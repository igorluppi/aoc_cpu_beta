==> flow/design.v <==
module bios(write_clock, read_clock, reset, biosAddress, out);
	parameter DATA_WIDTH = 32;
	parameter BIOS_BITS = 9;
	localparam BIOS_SIZE = 2**BIOS_BITS; 
	input write_clock, read_clock, reset;
	input [DATA_WIDTH-1:0] biosAddress;
	output reg [DATA_WIDTH-1:0] out;
	reg [DATA_WIDTH-1:0] BIOS [BIOS_SIZE-1:0]; 			 
	localparam 	N0 = 8'h30, N1 = 8'h31, N2 = 8'h32, N3 = 8'h33, N4 = 8'h34, N5 = 8'h35, N6 = 8'h36,
					N7 = 8'h37, N8 = 8'h38, N9 = 8'h39,
					AA = 8'h41, BB = 8'h42, CC = 8'h43, DD = 8'h44, EE = 8'h45, FF = 8'h46, GG = 8'h47,
					HH = 8'h48, II = 8'h49, JJ = 8'h4A, KK = 8'h4B, LL = 8'h4C, MM = 8'h4D, NN = 8'h4E,
					OO = 8'h4F, PP = 8'h50, QQ = 8'h51, RR = 8'h52, SS = 8'h53, TT = 8'h54, UU = 8'h55,
					VV = 8'h56, WW = 8'h57, XX = 8'h58, YY = 8'h59, ZZ = 8'h5A,
					A  = 8'h61, B  = 8'h62, C  = 8'h63, D  = 8'h64, E  = 8'h65, F  = 8'h66, G  = 8'h67,
					H  = 8'h68, I  = 8'h69, J  = 8'h6A, K  = 8'h6B, L  = 8'h6C, M  = 8'h6D, N  = 8'h6E,
					O  = 8'h6F, P  = 8'h70, Q  = 8'h71, R  = 8'h72, S  = 8'h73, T  = 8'h74, U  = 8'h75,
					V  = 8'h76, W  = 8'h77, X  = 8'h78, Y  = 8'h79, Z  = 8'h7A,
					BLANK = 8'h20, PIPE = 8'h7C, EQUAL = 8'h3D, LTHAN = 8'h3C, GTHAN = 8'h3E,
					TIMES = 8'h2A, PLUS = 8'h2B, MINUS = 8'h2D, DIV = 8'h2F,
					QMARK = 8'h3F;
	localparam  P00 = 5'h00, P01 = 5'h01, P02 = 5'h02, P03 = 5'h03, P04 = 5'h04, P05 = 5'h05, 
					P06 = 5'h06, P07 = 5'h07, P08 = 5'h08, P09 = 5'h09, P0A = 5'h0A, P0B = 5'h0B, 
					P0C = 5'h0C, P0D = 5'h0D, P0E = 5'h0E, P0F = 5'h0F,
					P10 = 5'h10, P11 = 5'h11, P12 = 5'h12, P13 = 5'h13, P14 = 5'h14, P15 = 5'h15, 
					P16 = 5'h16, P17 = 5'h17, P18 = 5'h18, P19 = 5'h19, P1A = 5'h1A, P1B = 5'h1B, 
					P1C = 5'h1C, P1D = 5'h1D, P1E = 5'h1E, P1F = 5'h1F;
	always @ (posedge read_clock)
	begin
		out <= BIOS[biosAddress];
	end
	always @ (*)
	begin
		BIOS[0] <= 32'b000101_00000_00001_0000000000001010;  
		BIOS[1] <= 32'b000101_00000_00010_0110000110101000;  
		BIOS[2] <= 32'b000101_00000_00011_0110000110101000;  
		BIOS[3] <= 32'b000101_00000_00100_0000000000000000;  
		BIOS[4] <= 32'b000101_00000_00101_0000101110110011;  
		BIOS[5] <= 32'b000000_00010_00010_00000_00010_000000;  
		BIOS[6] <= 32'b000000_00011_00011_00000_00001_000000;  
		BIOS[7] <= 32'b00000000000000000000000000000000;  
		BIOS[8] <= 32'b00000000000000000000000000000000;  
		BIOS[9] <= 32'b00000000000000000000000000000000;  
		BIOS[10] <= 32'b00000000000000000000000000000000;  
		BIOS[11] <= 32'b00000000000000000000000000000000;  
		BIOS[12] <= 32'b00000000000000000000000000000000;  
		BIOS[13] <= 32'b00000000000000000000000000000000;  
		BIOS[14] <= 32'b00000000000000000000000000000000;  
		BIOS[15] <= 32'b00000000000000000000000000000000;  
		BIOS[16] <= {24'b100111_00001_00000_00000_000, BB};  
		BIOS[17] <= {24'b100111_00010_00000_00000_000, II};  
		BIOS[18] <= {24'b100111_00011_00000_00000_000, OO};  
		BIOS[19] <= {24'b100111_00100_00000_00000_000, SS};  
		BIOS[20] <= {24'b100111_00111_00000_00000_000, SS};  
		BIOS[21] <= {24'b100111_01000_00000_00000_000, TT};  
		BIOS[22] <= {24'b100111_01001_00000_00000_000, AA};  
		BIOS[23] <= {24'b100111_01010_00000_00000_000, RR};  
		BIOS[24] <= {24'b100111_01011_00000_00000_000, TT};  
		BIOS[25] <= {24'b100111_01100_00000_00000_000, II};  
		BIOS[26] <= {24'b100111_01101_00000_00000_000, NN};  
		BIOS[27] <= {24'b100111_01110_00000_00000_000, GG};  
		BIOS[28] <= 32'b000000_00010_01010_00000_00000_010000;  
		BIOS[29] <= 32'b000000_01010_01010_00000_00001_000001;  
		BIOS[30] <= 32'b000101_00000_01011_0000000000000000;  
		BIOS[31] <= 32'b000011_01011_01011_0000000000000001;  
		BIOS[32] <= 32'b001000_01011_01010_1111111111111111;  
		BIOS[33] <= 32'b100110_00000000000000000000000000;  
		BIOS[34] <= {24'b100111_00001_00000_00000_000, SS};  
		BIOS[35] <= {24'b100111_00010_00000_00000_000, Y};  
		BIOS[36] <= {24'b100111_00011_00000_00000_000, S};  
		BIOS[37] <= {24'b100111_00100_00000_00000_000, T};  
		BIOS[38] <= {24'b100111_00101_00000_00000_000, E};  
		BIOS[39] <= {24'b100111_00110_00000_00000_000, M};  
		BIOS[40] <= {24'b100111_01000_00000_00000_000, LL};  
		BIOS[41] <= {24'b100111_01001_00000_00000_000, O};  
		BIOS[42] <= {24'b100111_01010_00000_00000_000, A};  
		BIOS[43] <= {24'b100111_01011_00000_00000_000, D};  
		BIOS[44] <= {24'b100111_01100_00000_00000_000, I};  
		BIOS[45] <= {24'b100111_01101_00000_00000_000, N};  
		BIOS[46] <= {24'b100111_01110_00000_00000_000, G};  
		BIOS[47] <= 32'b000000_00011_01010_00000_00000_010000;  
		BIOS[48] <= 32'b000000_01010_01010_00000_00001_000001;  
		BIOS[49] <= 32'b000101_00000_01011_0000000000000000;  
		BIOS[50] <= 32'b000000_01011_01011_00000_00000_001001;  
		BIOS[51] <= 32'b001000_01011_01010_1111111111111111;  
		BIOS[52] <= {24'b100111_10000_00000_00000_000, GTHAN};  
		BIOS[53] <= {24'b100111_11111_00000_00000_000, LTHAN};  
		BIOS[54] <= 32'b000000_00011_01010_00000_00000_010000;  
		BIOS[55] <= 32'b000000_01010_01010_00000_00001_000001;  
		BIOS[56] <= 32'b000101_00000_01011_0000000000000000;  
		BIOS[57] <= 32'b000000_01011_01011_00000_00000_001001;  
		BIOS[58] <= 32'b001000_01011_01010_1111111111111111;  
		BIOS[59] <= {24'b100111_10010_00000_00000_000, GTHAN};  
		BIOS[60] <= {24'b100111_11101_00000_00000_000, LTHAN};  
		BIOS[61] <= 32'b000000_00011_01010_00000_00000_010000;  
		BIOS[62] <= 32'b000000_01010_01010_00000_00001_000001;  
		BIOS[63] <= 32'b000101_00000_01011_0000000000000000;  
		BIOS[64] <= 32'b000000_01011_01011_00000_00000_001001;  
		BIOS[65] <= 32'b001000_01011_01010_1111111111111111;  
		BIOS[66] <= {24'b100111_10100_00000_00000_000, GTHAN};  
		BIOS[67] <= {24'b100111_11011_00000_00000_000, LTHAN};  
		BIOS[68] <= 32'b000000_00011_01010_00000_00000_010000;  
		BIOS[69] <= 32'b000000_01010_01010_00000_00001_000001;  
		BIOS[70] <= 32'b000101_00000_01011_0000000000000000;  
		BIOS[71] <= 32'b000000_01011_01011_00000_00000_001001;  
		BIOS[72] <= 32'b001000_01011_01010_1111111111111111;  
		BIOS[73] <= {24'b100111_10110_00000_00000_000, GTHAN};  
		BIOS[74] <= {24'b100111_11001_00000_00000_000, LTHAN};  
		BIOS[75] <= 32'b000000_00011_01010_00000_00000_010000;  
		BIOS[76] <= 32'b000000_01010_01010_00000_00001_000001;  
		BIOS[77] <= 32'b000101_00000_01011_0000000000000000;  
		BIOS[78] <= 32'b000000_01011_01011_00000_00000_001001;  
		BIOS[79] <= 32'b001000_01011_01010_1111111111111111;  
		BIOS[80] <= 32'b000000_00100_01010_00000_00000_010000;  
		BIOS[81] <= 32'b000000_00101_01011_00000_00000_010000;  
		BIOS[82] <= 32'b100011_00000_01010_01010_00000_000000;  
		BIOS[83] <= 32'b000000_01010_01010_00000_00000_001001;  
		BIOS[84] <= 32'b001000_01010_01011_1111111111111110;  
		BIOS[85] <= 32'b100110_00000000000000000000000000;  
		BIOS[86] <= {24'b100111_00001_00000_00000_000, SS};  
		BIOS[87] <= {24'b100111_00010_00000_00000_000, Y};  
		BIOS[88] <= {24'b100111_00011_00000_00000_000, S};  
		BIOS[89] <= {24'b100111_00100_00000_00000_000, T};  
		BIOS[90] <= {24'b100111_00101_00000_00000_000, E};  
		BIOS[91] <= {24'b100111_00110_00000_00000_000, M};  
		BIOS[92] <= {24'b100111_01001_00000_00000_000, LL};  
		BIOS[93] <= {24'b100111_01010_00000_00000_000, O};  
		BIOS[94] <= {24'b100111_01011_00000_00000_000, A};  
		BIOS[95] <= {24'b100111_01100_00000_00000_000, D};  
		BIOS[96] <= {24'b100111_01101_00000_00000_000, E};  
		BIOS[97] <= {24'b100111_01110_00000_00000_000, D};  
		BIOS[98] <= {24'b100111_10000_00000_00000_000, E};  
		BIOS[99] <= {24'b100111_10001_00000_00000_000, N};  
		BIOS[100] <= {24'b100111_10010_00000_00000_000, T};  
		BIOS[101] <= {24'b100111_10011_00000_00000_000, E};  
		BIOS[102] <= {24'b100111_10100_00000_00000_000, R};  
		BIOS[103] <= {24'b100111_10110_00000_00000_000, Z};  
		BIOS[104] <= {24'b100111_10111_00000_00000_000, E};  
		BIOS[105] <= {24'b100111_11000_00000_00000_000, R};  
		BIOS[106] <= {24'b100111_11001_00000_00000_000, O};  
		BIOS[107] <= {24'b100111_11011_00000_00000_000, I};  
		BIOS[108] <= {24'b100111_11100_00000_00000_000, N};  
		BIOS[109] <= {24'b100111_11101_00000_00000_000, P};  
		BIOS[110] <= {24'b100111_11110_00000_00000_000, U};  
		BIOS[111] <= {24'b100111_11111_00000_00000_000, T};  
		BIOS[112] <= 32'b001001_00000_01100_0000000000000000;  
		BIOS[113] <= 32'b000010_00000_01100_0000000000000000;  
		BIOS[114] <= 32'b000001_00000_01101_0000000000000000;  
		BIOS[115] <= 32'b001000_01101_00000_1111111111111101;  
		BIOS[116] <= 32'b00000000000000000000000000000000;  
		BIOS[117] <= 32'b00000000000000000000000000000000;  
		BIOS[118] <= 32'b00000000000000000000000000000000;  
		BIOS[119] <= 32'b00000000000000000000000000000000;  
		BIOS[120] <= 32'b00000000000000000000000000000000;  
		BIOS[121] <= 32'b00000000000000000000000000000000;  
		BIOS[122] <= 32'b00000000000000000000000000000000;  
		BIOS[123] <= 32'b00000000000000000000000000000000;  
		BIOS[124] <= 32'b100110_00000000000000000000000000;  
		BIOS[125] <= {24'b100111_00011_00000_00000_000, WW};  
		BIOS[126] <= {24'b100111_00100_00000_00000_000, E};  
		BIOS[127] <= {24'b100111_00101_00000_00000_000, L};  
		BIOS[128] <= {24'b100111_00110_00000_00000_000, C};  
		BIOS[129] <= {24'b100111_00111_00000_00000_000, O};  
		BIOS[130] <= {24'b100111_01000_00000_00000_000, M};  
		BIOS[131] <= {24'b100111_01001_00000_00000_000, E};  
		BIOS[132] <= {24'b100111_01011_00000_00000_000, T};  
		BIOS[133] <= {24'b100111_01100_00000_00000_000, O};  
		BIOS[134] <= {24'b100111_10001_00000_00000_000, I};  
		BIOS[135] <= {24'b100111_10010_00000_00000_000, L};  
		BIOS[136] <= {24'b100111_10011_00000_00000_000, O};  
		BIOS[137] <= {24'b100111_10100_00000_00000_000, O};  
		BIOS[138] <= {24'b100111_10101_00000_00000_000, P};  
		BIOS[139] <= {24'b100111_10110_00000_00000_000, N3};  
		BIOS[140] <= {24'b100111_10111_00000_00000_000, N2};  
		BIOS[141] <= {24'b100111_11001_00000_00000_000, S};  
		BIOS[142] <= {24'b100111_11010_00000_00000_000, Y};  
		BIOS[143] <= {24'b100111_11011_00000_00000_000, S};  
		BIOS[144] <= {24'b100111_11100_00000_00000_000, T};  
		BIOS[145] <= {24'b100111_11101_00000_00000_000, E};  
		BIOS[146] <= {24'b100111_11110_00000_00000_000, M};  
		BIOS[147] <= 32'b000000_00010_01010_00000_00000_010000;  
		BIOS[148] <= 32'b000000_01010_01010_00000_00001_000001;  
		BIOS[149] <= 32'b000101_00000_01011_0000000000000000;  
		BIOS[150] <= 32'b000000_01011_01011_00000_00000_001001;  
		BIOS[151] <= 32'b001000_01011_01010_1111111111111111;  
		BIOS[152] <= 32'b000101_00000_00001_0000000000000000;  
		BIOS[153] <= 32'b000101_00000_00010_0000000000000000;  
		BIOS[154] <= 32'b000101_00000_00011_0000000000000000;  
		BIOS[155] <= 32'b000101_00000_00100_0000000000000000;  
		BIOS[156] <= 32'b000101_00000_00101_0000000000000000;  
		BIOS[157] <= 32'b000101_00000_00110_0000000000000000;  
		BIOS[158] <= 32'b000101_00000_00111_0000000000000000;  
		BIOS[159] <= 32'b000101_00000_01000_0000000000000000;  
		BIOS[160] <= 32'b000101_00000_01001_0000000000000000;  
		BIOS[161] <= 32'b000101_00000_01010_0000000000000000;  
		BIOS[162] <= 32'b000101_00000_01011_0000000000000000;  
		BIOS[163] <= 32'b000101_00000_01100_0000000000000000;  
		BIOS[164] <= 32'b000101_00000_01101_0000000000000000;  
		BIOS[165] <= 32'b000101_00000_01110_0000000000000000;  
		BIOS[166] <= 32'b000101_00000_01111_0000000000000000;  
		BIOS[167] <= 32'b000101_00000_10000_0000000000000000;  
		BIOS[168] <= 32'b000101_00000_10001_0000000000000000;  
		BIOS[169] <= 32'b000101_00000_10010_0000000000000000;  
		BIOS[170] <= 32'b000101_00000_10011_0000000000000000;  
		BIOS[171] <= 32'b000101_00000_10100_0000000000000000;  
		BIOS[172] <= 32'b000101_00000_10101_0000000000000000;  
		BIOS[173] <= 32'b000101_00000_10110_0000000000000000;  
		BIOS[174] <= 32'b000101_00000_10111_0000000000000000;  
		BIOS[175] <= 32'b000101_00000_11000_0000000000000000;  
		BIOS[176] <= 32'b000101_00000_11001_0000000000000000;  
		BIOS[177] <= 32'b000101_00000_11010_0000000000000000;  
		BIOS[178] <= 32'b000101_00000_11011_0000000000000000;  
		BIOS[179] <= 32'b000101_00000_11100_0000000000000000;  
		BIOS[180] <= 32'b000101_00000_11101_0000000000000000;  
		BIOS[181] <= 32'b000101_00000_11110_0000000000000000;  
		BIOS[182] <= 32'b000101_00000_11111_0000000000000000;  
		BIOS[183] <= 32'b100010_00000000000000000000000000;  
	end
endmodule
==> From RTL to reports: bios <==
What the tools print for bios, step after step.
Line numbers count from 1 in the design file above.
Library cell names are shortened.
{ "design": {"top": "bios", "clock": "read_clock", "cell_library": "sky130hd", "corner": "tt_025C_1v80"} }

==> After elaboration <==
Source: Yosys, flattened and elaborated. Widths are those after wreduce; folded enables and synchronous resets count as part of the registers. Registers that Yosys merges into a memory's read port (data or address) are not register bits. Print and check cells do not count. Equal cells are merged and count once.
{ "bits": {"word_cells": 529, "out_inout_bits": 32, "register_bits": 32, "inputBits": 35} }
{ "classes": {"n_eq": 511, "n_mux": 1, "reduce_and_logical": 16} }
{ "op_table": {"columns": ["cell", "n"], "rows": [
  ["parallel mux 32 bit (select 458 bit)", 1],
  ["equality test 9 bit with constant B", 256],
  ["equality test 9 x 8 -> 1 bit with constant B", 128],
  ["equality test 9 x 7 -> 1 bit with constant B", 64],
  ["equality test 9 x 6 -> 1 bit with constant B", 32],
  ["equality test 9 x 5 -> 1 bit with constant B", 16],
  ["equality test 9 x 4 -> 1 bit with constant B", 8],
  ["equality test 9 x 3 -> 1 bit with constant B", 4],
  ["equality test 9 x 2 -> 1 bit with constant B", 2],
  ["OR reduction 17 bit", 1],
  ["OR reduction 2 bit", 8],
  ["OR reduction 7 bit", 2],
  ["equality test 9 x 1 -> 1 bit with constant B", 1],
  ["zero test 9 bit", 1],
  ["OR reduction 8 bit", 1],
  ["OR reduction 6 bit", 1],
  ["OR reduction 5 bit", 1],
  ["OR reduction 3 bit", 1]
]} }

==> Logic depth <==
Longest topological path by Yosys (ltp), each cell counted once; first at word level (registers and memories cut), then after technology mapping (sequential cells cut; the memories' decode and read muxes count).
{ "depth": {"depth_word": 3, "ABC_AREA": 0, "ltp_mapped": 11, "mapped_depth_nobuf": 7} }

==> After synthesis <==
Yosys stat after the flow's synthesis: flattened, memories mapped to cells. It holds for the ABC_AREA given above (unset counts as 0); a run with the other value may have another netlist.
The area totals of this step are shown rounded.
{ "synth_totals": {"seq_area_um2": 580, "synth_area_um2": 3800, "stdcells": 552, "ff_cells": 29, "buffers": 69} }
{ "types": {"columns": ["type", "n", "area_total_um2"], "rows": [
  ["dfxtp_1", 29, 580.557],
  ["o21ai_0", 44, 220.211],
  ["nand2_1", 49, 183.926],
  ["a21oi_1", 36, 180.173],
  ["nor2_1", 47, 176.419],
  ["buf_2", 27, 135.13],
  ["nor3_1", 25, 125.12],
  ["nand3_1", 22, 110.106],
  ["buf_4", 11, 82.579],
  ["clkbuf_1", 21, 78.826],
  ["o22ai_1", 12, 75.072],
  ["nand4b_1", 8, 70.067],
  ["a31oi_1", 11, 68.816],
  ["nand2b_1", 11, 68.816],
  ["nand4_1", 10, 62.56],
  ["a22oi_1", 8, 60.058],
  ["nor4_1", 9, 56.304],
  ["or3_1", 9, 56.304]
]} }
Not listed: further types 68, cells in them 163.

==> Timing after synthesis <==
Source: OpenSTA report_checks on the synthesized netlist (no wires, ideal clock, input and output delay 20% of the period each), path of least setup slack; recovery checks are left aside. Register names are those of the netlist, which keeps one name where synthesis merged equal registers.
{ "synth_path": {"path_type": "input to register", "from": "input port biosAddress[1]", "to": "register out[3]", "launch_ns": 0.536, "delay_ns": 1.997, "path_slack_ns": 0.147, "tclk_ns": 2.68, "stages": 8, "setup_time_ns": 0.134, "input_delay_ns": 0.536, "path_buffers": 1, "required_time_ns": 2.546, "arrival_time_ns": 2.399, "period_less_setup_slack_ns": 2.533} }
"delay_ns" is the arrival time less input delay plus setup time.
"stages": output pins that drive a net of the path, with the launching flip-flop's if there is one; two outputs of one cell count as two.
"period_less_setup_slack_ns" is the clock period less the worst setup slack; recovery checks do not enter. This is arithmetic on one report: input and output delays are still those of the set period (20% each).
Between the ends stands the longest chain of elaborated cells between them, by number of cells; it is not shown to be the way that was timed. Of several equally long chains one is given.
Each line given opens the expression or statement behind the cell; cells for indexed reads and writes are added by Yosys, which also makes memories of some case tables.
{ "synth_via": {"path_cell_list": "clkbuf_2 > or4b_4 > a2111oi_2 > a311o_2 > nor3_1 > nand4_1 > nor4_2 > or4_1", "elab_chain_cells": 3, "cells_between": 528, "lines_between": 1, "cone_classes": "eq/ne (511); mux (1); reduce/logical (16)"} }
{ "synth_rtl": {"columns": ["item", "line_no", "rtl"], "rows": [
  ["from (decl)", 6, "input [DATA_WIDTH-1:0] biosAddress;"],
  ["equality test 9 x 8 -> 1 bit", 30, "out <= BIOS[biosAddress];"],
  ["OR reduction 8 bit", null, null],
  ["parallel mux 32 bit (select 458 bit)", 30, null],
  ["to (assign)", 30, null],
  ["to (decl)", 7, "output reg [DATA_WIDTH-1:0] out;"]
]} }

# Flow runs of bios

Record of 2 stored runs of the RTL-to-layout flow on bios, platform sky130hd. The runs are unordered. Constraints: input delay and output delay 20% of the set period each, output load 0.01 pF.

Flow run 1
==> flow/run.sh <==
#!/bin/bash
# the make line also repeats the synthesis and layout settings of config.mk as NAME=value (left out here)
make -C /OpenROAD-flow-scripts/flow DESIGN_CONFIG=/design/flow/config.mk WORK_HOME=/design/flow/orfs CLKGATE_MAP_FILE= finish
==> flow/config.mk <==
export PLATFORM = sky130hd
export DESIGN_NAME = bios
export DESIGN_NICKNAME = bios
export VERILOG_FILES = /design/flow/design.v
export SDC_FILE = /design/flow/constraint.sdc
export NUM_CORES = 4
export LEC_CHECK = 0
export CAP_MARGIN = 20
export CELL_PAD_IN_SITES_GLOBAL_PLACEMENT = 0
export CORE_MARGIN = 2
export CORE_UTILIZATION = 54
export CTS_CLUSTER_DIAMETER = 48
export GPL_ROUTABILITY_DRIVEN = 0
export PLACE_DENSITY = 0.73
export SETUP_SLACK_MARGIN = 0.2
export SLEW_MARGIN = 20
export TNS_END_PERCENT = 25
==> flow/constraint.sdc <==
create_clock -name core_clock -period 1.73 [get_ports {read_clock}]
set_input_delay 0.3460 -clock core_clock [delete_from_list [all_inputs] [get_ports {read_clock}]]
set_output_delay 0.3460 -clock core_clock [all_outputs]
set_load 0.01 [all_outputs]

==> results of flow run 1, as JSON <==
{
  "outcome": "stopped before the end: routing reported GRT-0116"
}

Flow run 2
==> flow/run.sh <==
#!/bin/bash
# the make line also repeats the synthesis and layout settings of config.mk as NAME=value (left out here)
make -C /OpenROAD-flow-scripts/flow DESIGN_CONFIG=/design/flow/config.mk WORK_HOME=/design/flow/orfs CLKGATE_MAP_FILE= finish
==> flow/config.mk <==
export PLATFORM = sky130hd
export DESIGN_NAME = bios
export DESIGN_NICKNAME = bios
export VERILOG_FILES = /design/flow/design.v
export SDC_FILE = /design/flow/constraint.sdc
export NUM_CORES = 4
export LEC_CHECK = 0
export CAP_MARGIN = 20
export CELL_PAD_IN_SITES_DETAIL_PLACEMENT = 0
export CELL_PAD_IN_SITES_GLOBAL_PLACEMENT = 2
export CORE_MARGIN = 2
export CORE_UTILIZATION = 54
export CTS_CLUSTER_SIZE = 48
export MIN_ROUTING_LAYER = met1
export PLACE_DENSITY_LB_ADDON = 0.11
export SLEW_MARGIN = 20
export TNS_END_PERCENT = 30
==> flow/constraint.sdc <==
create_clock -name core_clock -period 3.29 [get_ports {read_clock}]
set_input_delay 0.6580 -clock core_clock [delete_from_list [all_inputs] [get_ports {read_clock}]]
set_output_delay 0.6580 -clock core_clock [all_outputs]
set_load 0.01 [all_outputs]

==> results of flow run 2, as JSON <==
{
  "outcome": "stopped before the end: placement reported FLW-0024"
}
